==> flow/design.v <==
`timescale 1ns / 1ps
module Pesanteur(
    input [2:0] hauteurGauche,
    input [2:0] hauteurCentre,
    input [2:0] hauteurDroite,
    input [1:0] col,
    input [10:0] hpos,
    input [10:0] vpos,
    input pulse,
    input reset,
    input clk,
    output reg PlusGauche,
    output reg PlusCentre,
    output reg PlusDroite,
    output reg Aligne,
    output reg Perdu,
    output reg [2:0] Row,
    output reg [4:0] Couleur
    );
	 localparam LARGEUR_ECRAN = 640;
	 localparam HAUTEUR_ECRAN = 480;
	 localparam LARGEUR_BRIQUE = 210;
	 localparam HAUTEUR_BRIQUE = 80;
	 always @(posedge clk) begin
	 	PlusGauche=0;
		PlusCentre=0;
		PlusDroite=0;
		Aligne=0;
		Perdu=0;	
		if (hpos>5+(LARGEUR_ECRAN-10)/LARGEUR_BRIQUE*0*LARGEUR_BRIQUE
		&hpos<5+(LARGEUR_ECRAN-10)/LARGEUR_BRIQUE*1*LARGEUR_BRIQUE
		&vpos>HAUTEUR_ECRAN/HAUTEUR_BRIQUE
		&vpos<HAUTEUR_ECRAN/HAUTEUR_BRIQUE*HAUTEUR_BRIQUE*hauteurGauche) Couleur=5'b00001;
		if (hpos>5+(LARGEUR_ECRAN-10)/LARGEUR_BRIQUE*1*LARGEUR_BRIQUE
		&hpos<5+(LARGEUR_ECRAN-10)/LARGEUR_BRIQUE*2*LARGEUR_BRIQUE
		&vpos>HAUTEUR_ECRAN/HAUTEUR_BRIQUE
		&vpos<HAUTEUR_ECRAN/HAUTEUR_BRIQUE*HAUTEUR_BRIQUE*hauteurCentre) Couleur=5'b00100;			
		if (hpos>5+(LARGEUR_ECRAN-10)/LARGEUR_BRIQUE*2*LARGEUR_BRIQUE
		&hpos<5+(LARGEUR_ECRAN-10)/LARGEUR_BRIQUE*3*LARGEUR_BRIQUE
		&vpos>HAUTEUR_ECRAN/HAUTEUR_BRIQUE
		&vpos<HAUTEUR_ECRAN/HAUTEUR_BRIQUE*HAUTEUR_BRIQUE*hauteurDroite) Couleur=5'b10000;	
		if (reset) begin
			PlusGauche=0;
			PlusCentre=0;
			PlusDroite=0;
			Aligne=0;
		   Perdu=0;
			Row=3'b000;
			Couleur=5'b00000;
		end	
		else if(pulse) begin
			if (hauteurGauche&hauteurCentre&hauteurDroite) Aligne=1; 
			case(col)
				2'b00:if (hauteurGauche==5)
							Perdu=1; 
				else if (Row+hauteurGauche==5) begin
					PlusGauche=1;
					Row=0; 
				end
				2'b01:if (hauteurCentre==5)
							Perdu=1; 
				else if (Row+hauteurCentre==5) begin
					PlusCentre=1;
					Row=0; 
				end				
				2'b10:if (hauteurDroite==5)
							Perdu=1; 
				else if (Row+hauteurDroite==5) begin
					PlusDroite=1;
					Row=0; 
				end
			endcase
			Row=Row+1;					
	 end
	end
endmodule
# Tool chain data of Pesanteur
# Tool output for the design above, in the order of the flow.
# Line numbers count from 1 in the design file above.
# Cell names lack the library's common part.
# Not given: -
# inputs
top	Pesanteur
clk_port	clk
lib	sky130hd
corner	tt_025C_1v80

# After elaboration
# Yosys after proc, flatten, opt, wreduce and memory -nomap, before mapping. Memory bits, and registers merged into a memory's read port (data or address), are not among the register bits. Print and check cells are not counted. Equal cells are merged and count once.
# classes
reduce_logical	10
logic	15
n_addsub	4
eq_ne	8
n_mul	3
n_mux	20
cmp	10
# op_table
operator	n
4-bit by 3-bit multiplier with 7-bit output with constant A	3
11-bit by 12-bit less-than comparator with 1-bit output	3
3-bit two-way mux	8
11-bit less-than comparator with constant B	2
11-bit by 3-bit > comparator with 1-bit output with constant B	2
5-bit two-way mux	3
3-bit by 3-bit adder with 4-bit output	3
4-bit by 3-bit == test with 1-bit output with constant B	3
4-bit OR reduction	3
11-bit by 10-bit > comparator with 1-bit output with constant B	1
11-bit by 10-bit less-than comparator with 1-bit output with constant B	1
11-bit > comparator with constant B	1
1-bit bitwise AND	9
3-bit == test with constant B	3
3-bit parallel mux with 3-bit select	1
1-bit two-way mux	7
3-bit bitwise AND	2
3-bit nonzero test	2
1-bit NOT	4
2-bit OR reduction	2
3-bit by 1-bit adder with 3-bit output with constant B	1
3-bit OR reduction	1
1-bit parallel mux with 3-bit select	1
2-bit by 1-bit == test with 1-bit output with constant B	1
2-bit == test with constant B	1
2-bit zero test	1
2-bit nonzero test	1
# bits
output_inout_bits	13
elab_cells	79
in_bits	36
ff_bits	11

# Logic depth
# Yosys ltp: most cells in a row. Word level: on the elaborated netlist, between registers, memories and ports. Mapped: between sequential cells and ports; inverters and the memories' decode and read muxes count.
# logic_depth
ltp_word	8
abc_area	0
mapped_depth	12
ltp_nobuf	12

# After synthesis
# Yosys stat after the flow's synthesis: flattened, memories mapped to cells. It holds for the ABC_AREA given above (unset counts as 0); a run with the other value may have another netlist.
# types
type	n	type_area_um2
ha_1	46	575.552
fa_1	12	240.23
dfxtp_1	11	220.211
inv_1	22	82.579
a21oi_1	16	80.077
nor2_1	16	60.058
o21ai_0	11	55.053
xor2_1	6	52.55
nand3_1	9	45.043
a21o_1	5	37.536
nor4_1	6	37.536
nand2_1	9	33.782
and2_2	4	30.029
o2111ai_1	3	26.275
nand2b_1	4	25.024
nor2b_1	4	25.024
a211oi_1	3	22.522
buf_4	3	22.522
# Not listed: further types 21, cells in them 31.
# mapped
mapped_area_um2	1930.6
ffs	11
seqArea_um2	220.2
cell_count	221

# Timing after synthesis
# OpenSTA on the mapped netlist: ideal clock, no wires. The path of least setup slack (recovery checks aside). Input and output delay are each 20% of the period. Register names are those of the netlist, which keeps one name where synthesis merged equal registers.
# synth_timing
kind	input to register
startpoint	input hauteurGauche[0]
endpoint	register Couleur[4]
tclk_ns	4.17
required_ns	4.054
arrival_ns	3.252
launch_ns	0.834
path_buffers	0
path_slack_ns	0.802
path_delay_ns	2.534
path_stages	9
input_delay_ns	0.834
synth_period_reached_ns	3.368
# "path_delay_ns" = arrival - input delay + setup time.
# "path_stages" counts driving pins, that of a launching flip-flop among them; a cell with two outputs on the path counts twice.
# "synth_period_reached_ns" is the clock period less the worst setup slack; recovery checks do not enter. This is arithmetic on one report: input and output delays are still those of the set period (20% each).
# The rows between start and end are the longest chain of elaborated cells between them; the timing report does not say that the signal goes this way. Where chains are equally long, one stands for them.
# Each line given opens the expression or statement behind the cell; cells for indexed reads and writes are added by Yosys, which also makes memories of some case tables.
# At most two assigning lines are given for a register; there are more.
# synth_via
cell_sequence	fa_1 ha_1 fa_1 xor2_1 ha_1 a21o_1 a221oi_1 o2111ai_1 a41o_1
elab_chain_cells	6
cells_between	7
cone_classes	1 x mul; 1 x compare; 3 x mux; 1 x logic; 1 x reduce/logical
# synth_rtl
element	line	rtl
start: declaration	3	input [2:0] hauteurGauche,
4-bit by 3-bit multiplier with 7-bit output	33	&vpos<HAUTEUR_ECRAN/HAUTEUR_BRIQUE*HAUTEUR_BRIQUE*hauteurGauche) Couleur=5'b00001;
11-bit by 12-bit less-than comparator with 1-bit output	33
1-bit bitwise AND	30	if (hpos>5+(LARGEUR_ECRAN-10)/LARGEUR_BRIQUE*0*LARGEUR_BRIQUE
5-bit two-way mux	30
5-bit two-way mux	34	if (hpos>5+(LARGEUR_ECRAN-10)/LARGEUR_BRIQUE*1*LARGEUR_BRIQUE
5-bit two-way mux	38	if (hpos>5+(LARGEUR_ECRAN-10)/LARGEUR_BRIQUE*2*LARGEUR_BRIQUE
end: assignment	37	&vpos<HAUTEUR_ECRAN/HAUTEUR_BRIQUE*HAUTEUR_BRIQUE*hauteurCentre) Couleur=5'b00100;
end: assignment	41	&vpos<HAUTEUR_ECRAN/HAUTEUR_BRIQUE*HAUTEUR_BRIQUE*hauteurDroite) Couleur=5'b10000;
end: declaration	18	output reg [4:0] Couleur

# Worst path after layout
# Path of least setup slack in the final report of record 1 (OpenROAD, finished layout, wires in). Where an end is a register, its clock arrival counts in the times.
# layout_timing
kind	input to register
startpoint	input hauteurCentre[0]
endpoint	register Couleur[4]
input_delay_ns	1.23
required_ns	6.26
tclk_ns	6.13
path_slack_ns	1.78
path_stages	12
launch_ns	1.23
path_buffers	1
arrival_ns	4.48
# The rows between start and end are the longest chain of elaborated cells between them; the timing report does not say that the signal goes this way. Where chains are equally long, one stands for them.
# At most two assigning lines are given for a register; there are more.
# layout_via
cell_sequence	clkdlybuf4s50_1 fa_1 ha_1 fa_1 xor2_1 ha_1 a21o_1 a21oi_1 o21ai_0 nand3b_1 nand3_1 a41o_1
elab_chain_cells	5
cells_between	6
cone_classes	1 x mul; 1 x compare; 2 x mux; 1 x logic; 1 x reduce/logical
# layout_rtl
element	line	rtl
start: declaration	4	input [2:0] hauteurCentre,
4-bit by 3-bit multiplier with 7-bit output	37	&vpos<HAUTEUR_ECRAN/HAUTEUR_BRIQUE*HAUTEUR_BRIQUE*hauteurCentre) Couleur=5'b00100;
11-bit by 12-bit less-than comparator with 1-bit output	37
1-bit bitwise AND	34	if (hpos>5+(LARGEUR_ECRAN-10)/LARGEUR_BRIQUE*1*LARGEUR_BRIQUE
5-bit two-way mux	34
5-bit two-way mux	38	if (hpos>5+(LARGEUR_ECRAN-10)/LARGEUR_BRIQUE*2*LARGEUR_BRIQUE
end: assignment	37
end: assignment	41	&vpos<HAUTEUR_ECRAN/HAUTEUR_BRIQUE*HAUTEUR_BRIQUE*hauteurDroite) Couleur=5'b10000;
end: declaration	18	output reg [4:0] Couleur

# Flow measurements of Pesanteur on sky130hd: 2 stored runs with different settings, listed in no order. Input and output delays are each 20% of the period that was set; the output load is 0.01 pF.
# "period_reached_ns" is the run's clock period less its worst setup slack. It is reckoned from that one timing run; input and output delays stay at 20% of the period that was set.
# "worst_path_time_ns": the worst setup path's part of the clock period (all of it between registers, 20% less for each end at a port) less its slack. A launch clock that arrives late makes it longer, a capture clock that arrives late makes it shorter.
# By "final_power_uw" is meant OpenSTA's value without simulated activity: inputs other than the clock are taken to toggle once in ten clock periods, and the tool carries that through the logic.
# A setting shown as . is not set for that run.
name,record 1,record 2
period_ns,6.13,3.81
CORE_UTILIZATION,21,37
SETUP_SLACK_MARGIN,1.54,0.73
PLACE_DENSITY_LB_ADDON,0.15,.
CTS_CLUSTER_SIZE,66,.
CTS_CLUSTER_DIAMETER,268,.
CAP_MARGIN,20,20
CORE_MARGIN,2,2
SLEW_MARGIN,20,20
CORE_ASPECT_RATIO,.,1.29
ABC_AREA,.,1
MAX_ROUTING_LAYER,.,met4
yosys_chip_area_um2,1930.6,2155.8
period_reached_ns,4.352,3.021
total_die_area_um2,9976.0,6457.9
final_power_uw,348.6,648.2
final_stdcell_area_um2,2557.4,2929.1
worst_path_time_ns,3.13,2.26
timing.worst_path_kind,input to register,input to register
setup_worst_slack_ns,1.778,0.789
final_setup_tns_ns,0.000,0.000
