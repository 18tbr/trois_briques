==> flow/design.v <==
`timescale 1ns / 1ps
module Digit(
    input [1:0] rank,
    input [3:0] dataIn,
    input blank,
    output reg [3:0] anodes,
    output reg [6:0] cathodes
    );
	always @(dataIn) begin
		case(dataIn)
			0: cathodes = 8'b1000000; 
			1: cathodes = 8'b1111001;
			2: cathodes = 8'b0100100;
			3: cathodes = 8'b0110000;
			4: cathodes = 8'b0011001; 
			5: cathodes = 8'b0010010; 
			6: cathodes = 8'b0000010;
			7: cathodes = 8'b1111000;
			8: cathodes = 8'b0000000;
			9: cathodes = 8'b0010000;
			13: cathodes = 8'b0100001;
			14: cathodes = 8'b0000110;
			15: cathodes = 8'b1111111;
			default : cathodes = 8'b1111111;
		endcase
	end
	always @(rank or blank) begin
		anodes = 4'b1111 ;
		anodes[rank] = blank;
	end
endmodule
`timescale 1ns / 1ps
module Number(
    input clk,
    input reset,
    input enable,
    input [3:0] digit0,
    input [3:0] digit1,
    input [3:0] digit2,
    input [3:0] digit3,
    input [3:0] blank,
    output [3:0] anodes,
    output [6:0] cathodes
    );
	wire blankCurr ;
	reg[1:0] rankCurr ; 
	reg[3:0] dataCurr ;
	assign blankCurr = reset | blank[rankCurr] ;
	Digit digit(.blank(blankCurr),.rank(rankCurr),.dataIn(dataCurr),.anodes(anodes),.cathodes(cathodes));
	always @(posedge clk) begin
		if (reset) rankCurr <= 0 ;
		else if (enable) rankCurr <= rankCurr +1 ;
	end
	always @(rankCurr or digit0 or digit1 or digit2 or digit3) begin
		case (rankCurr)
			0: dataCurr <= digit0;
			1: dataCurr <= digit1;
			2: dataCurr <= digit2;
			3: dataCurr <= digit3;
		endcase
	end
endmodule
`timescale 1ns / 1ps
module Display1234(
    input clk,
    input reset,
    output [3:0] anodes,
    output [7:0] cathodes
	 );
	 wire pulse ;
	 TimeUnit timeUnit(.clk(clk),.reset(reset),.pulse(pulse));
	 Number number(.clk(clk),.reset(reset),.enable(pulse),.digit0(4),
						.digit1(3),.digit2(2),.digit3(1),.blank(0),.anodes(anodes),.cathodes(cathodes));
endmodule
`timescale 1ns / 1ps
module TimeUnit(
    input clk,
	 input reset,
    output pulse
    );
	function integer Size(input integer in);
		for (Size =0 ; in >0 ; Size = Size + 1) in = in >> 1 ;
	endfunction
	parameter FREQ_CLK = 50000000 ;
	parameter FREQ_WANTED = 20000 ;
	localparam NB_TIC = FREQ_CLK/FREQ_WANTED ;  
	localparam SIZE_CPT = Size(NB_TIC) ;
	reg[SIZE_CPT-1:0] cpt ; 
	always @(posedge clk) begin
		if (reset) cpt <= 0 ;
		else if (cpt == NB_TIC - 1) cpt <= 0 ;
			else cpt <= cpt + 1 ;
	end
	assign pulse = cpt == NB_TIC - 1 ;
endmodule
; From RTL to reports: Display1234
; The steps from the RTL of Display1234 to its reports follow in flow order.
; Line numbers count from 1 in the design file above.
; Cell names lack the library's common part.
; Not given: --
[setup]
design = Display1234
clock_port = clk
library = sky130hd
corner = tt_025C_1v80

; Elaborated design
; Yosys after proc, flatten, opt, wreduce and memory -nomap, before mapping. Enables and synchronous resets that opt folds into registers are not counted as muxes. Memory bits, and registers merged into a memory's read port (data or address), are not among the register bits. Print and check cells are not counted. Equal cells are merged and count once.
; Memory sizes are those after Yosys's memory passes, which may raise the word count (mostly to a power of two), join words into wider ones and drop unused or constant bits.
[word_totals]
regBits = 14
latchBits = 0
mem_bits_rw = 0
mem_bits_ro = 112
clocked_rd_ports_x_width = 0
n_memories = 1
input_bits = 2
out_inout_bits = 12
word_cells = 19
[memory_table]
columns = name, words, word_bits, rd, wr, line
row1 = (no name shown), 16, 7, 1, 0, 10  ; case(dataIn)
[classes]
addsub = 3
n_mul = 0
div_mod_pow = 0
n_cmp = 0
n_eq = 4
shifts = 3
mux = 1
logic = 3
n_reduce_logical = 2
[ops]
columns = op, n
row1 = case mux 4 bit (select 4 bit), 1
row2 = adder 12 x 1 -> 12 bit (second input constant), 1
row3 = equality test 12 bit (second input constant), 1
row4 = variable shift 1 x 3 -> 4 bit, 1
row5 = variable shift 1 x 3 -> 4 bit (first input constant), 1
row6 = equality test 2 bit (second input constant), 2
row7 = indexed select 4 x 2 -> 1 bit (first input constant), 1
row8 = OR 4 bit, 1
row9 = inverter 4 bit, 1
row10 = negator 2 -> 3 bit, 1
row11 = adder 2 x 1 -> 2 bit (second input constant), 1
row12 = equality test 2 x 1 -> 1 bit (second input constant), 1
row13 = logical NOT 2 bit, 1
row14 = OR reduction 2 bit, 1
row15 = OR 1 bit, 1

; Logic depth
; Longest topological path by Yosys (ltp), each cell counted once; first at word level (registers and memories cut), then after technology mapping (sequential cells cut; the memories' decode and read muxes count).
[depth]
ltp_word = 4
ABC_AREA = 1
depth_mapped = 8
ltp_nobuf = 8

; Synthesis result
; The flow's flattened synthesis, as Yosys stat reports it; memories are mapped. The netlist is that of the ABC_AREA named above (0 if unset); the other value can give another one.
[by_type]
columns = cell_type, n, area_total_um2
row1 = dfxtp_1, 14, 280.269
row2 = nand2_1, 28, 105.101
row3 = ha_1, 8, 100.096
row4 = nor2_1, 19, 71.318
row5 = inv_1, 18, 67.565
row6 = nand3_1, 11, 55.053
row7 = a21oi_1, 6, 30.029
row8 = nor2_2, 3, 18.768
row9 = xor2_1, 2, 17.517
row10 = buf_4, 2, 15.014
row11 = o21ai_0, 3, 15.014
row12 = buf_6, 1, 11.261
row13 = nand3_2, 1, 10.01
row14 = a21oi_2, 1, 8.758
row15 = xnor2_1, 1, 8.758
row16 = o21a_1, 1, 7.507
row17 = o31ai_1, 1, 7.507
row18 = nand4_1, 1, 6.256
; Other cell types: 3; their cells: 3.
[mapped]
cells = 124
area_mm2 = 0.0008508
seq_area_mm2 = 0.0002803
ff_cells = 14
buffers = 3

; Worst setup path after synthesis
; Path of least setup slack by OpenSTA after synthesis, without wires, with an ideal clock, recovery checks aside; 20% of the period is set as input and as output delay. Where synthesis merged equal registers, the netlist keeps one of their names.
[synth_path]
path_type = reg2out
start = reg (no name shown)
end = out anodes[1]
clock_period_ns = 2.4
out_delay_ns = 0.480
t_first_pin_ns = 0.000
arrival_ns = 1.267
setup_slack_ns = 0.653
delay_ns = 1.267
path_stages = 5
n_path_buf = 0
synth_period_reached_ns = 1.747
; "delay_ns" = arrival - input delay + setup time.
; A path that ends at an output port has no setup time.
; "path_stages": output pins that drive a net of the path, with the launching flip-flop's if there is one; two outputs of one cell count as two.
; "synth_period_reached_ns" is the clock period less the worst setup slack; recovery checks do not enter. This is arithmetic on one report: input and output delays are still those of the set period (20% each).
[synth_via]
path_cell_list = dfxtp_1 -> inv_1 -> ha_1 -> inv_1 -> o21ai_0
[synth_rtl]
columns = element, line
row1 = from (decl), 46
row2 = from (assign), 51
row3 = from (assign), 52
row4 = to (decl), 67  ; output [3:0] anodes,
; Chain of elaborated cells between the ends: none given.

; Worst path after layout
; Path of least setup slack in the final report of run A (OpenROAD, finished layout, wires in). Where an end is a register, its clock arrival counts in the times.
[layout_path]
path_type = reg2out
start = reg (no name shown)
end = out anodes[1]
clock_period_ns = 1.27
out_delay_ns = 0.25
t_first_pin_ns = 0.25
arrival_ns = 1.26
setup_slack_ns = -0.25
path_stages = 6
n_path_buf = 1
[layout_via]
path_cell_list = dfxtp_4 -> inv_4 -> ha_4 -> inv_4 -> o21ai_2 -> buf_2
[layout_rtl]
columns = element, line
row1 = from (decl), 46
row2 = from (assign), 51
row3 = from (assign), 52
row4 = to (decl), 67  ; output [3:0] anodes,
; Chain of elaborated cells between the ends: none given.

Lab notebook: Display1234

2 stored runs of Display1234 in the flow (synthesis by Yosys, layout by OpenROAD, sky130hd cells), in arbitrary order. Constraints: input delay and output delay 20% of the set period each, output load 0.01 pF.
"achieved_period_ns": clock period set for the run, less the worst setup slack. It is reckoned from that one timing run; input and output delays stay at 20% of the period that was set.
By "worst_path_ns" is meant the share of the clock period that the worst setup path is allowed (20% is reserved at inputs, 20% at outputs), minus its slack. Clock arrival times at its registers enter into it.
"power_total_w" rests on the timing tool's default activity at the inputs, not on a simulated workload.

# run A
==> flow/run.sh <==
#!/bin/bash
# the make line also repeats the synthesis and layout settings of config.mk as NAME=value (left out here)
make -C /OpenROAD-flow-scripts/flow DESIGN_CONFIG=/design/flow/config.mk WORK_HOME=/design/flow/orfs CLKGATE_MAP_FILE= finish
==> flow/config.mk <==
export PLATFORM = sky130hd
export DESIGN_NAME = Display1234
export DESIGN_NICKNAME = Display1234
export VERILOG_FILES = /design/flow/design.v
export SDC_FILE = /design/flow/constraint.sdc
export NUM_CORES = 4
export LEC_CHECK = 0
export ABC_AREA = 1
export CAP_MARGIN = 20
export CELL_PAD_IN_SITES_DETAIL_PLACEMENT = 0
export CELL_PAD_IN_SITES_GLOBAL_PLACEMENT = 3
export CORE_ASPECT_RATIO = 1.43
export CORE_MARGIN = 2
export CORE_UTILIZATION = 21
export HOLD_SLACK_MARGIN = -0.07
export MAX_ROUTING_LAYER = met4
export SETUP_SLACK_MARGIN = 0.25
export SLEW_MARGIN = 15
export TNS_END_PERCENT = 75
==> flow/constraint.sdc <==
create_clock -name core_clock -period 1.27 [get_ports {clk}]
set_input_delay 0.2540 -clock core_clock [delete_from_list [all_inputs] [get_ports {clk}]]
set_output_delay 0.2540 -clock core_clock [all_outputs]
set_load 0.01 [all_outputs]

==> run A: results <==
worst_path_ns=1.26
worstPathKind="reg2out"
power_total_w=0.0009539
fin_ws_ns=-0.248
synth_chip_area_mm2=0.0008508
achieved_period_ns=1.518
stdcell_area_mm2=0.0016015
total_die_area_mm2=0.004585
worst_hold_slack_ns=0.361
final_util_pct=41.2
setupTns_ns=-1.943

# run B
==> flow/run.sh <==
#!/bin/bash
# the make line also repeats the synthesis and layout settings of config.mk as NAME=value (left out here)
make -C /OpenROAD-flow-scripts/flow DESIGN_CONFIG=/design/flow/config.mk WORK_HOME=/design/flow/orfs CLKGATE_MAP_FILE= finish
==> flow/config.mk <==
export PLATFORM = sky130hd
export DESIGN_NAME = Display1234
export DESIGN_NICKNAME = Display1234
export VERILOG_FILES = /design/flow/design.v
export SDC_FILE = /design/flow/constraint.sdc
export NUM_CORES = 4
export LEC_CHECK = 0
export CAP_MARGIN = 20
export CORE_MARGIN = 2
export CORE_UTILIZATION = 19
export CTS_CLUSTER_DIAMETER = 24
export MAX_ROUTING_LAYER = met4
export PLACE_DENSITY = 0.56
export SLEW_MARGIN = 10
export TNS_END_PERCENT = 60
==> flow/constraint.sdc <==
create_clock -name core_clock -period 3.31 [get_ports {clk}]
set_input_delay 0.6620 -clock core_clock [delete_from_list [all_inputs] [get_ports {clk}]]
set_output_delay 0.6620 -clock core_clock [all_outputs]
set_load 0.01 [all_outputs]

==> run B: results <==
worst_path_ns=2.27
worstPathKind="reg2out"
power_total_w=0.0003529
fin_ws_ns=0.382
synth_chip_area_mm2=0.0007782
achieved_period_ns=2.928
stdcell_area_mm2=0.0009897
total_die_area_mm2=0.004624
worst_hold_slack_ns=0.473
final_util_pct=24.9
setupTns_ns=0.000
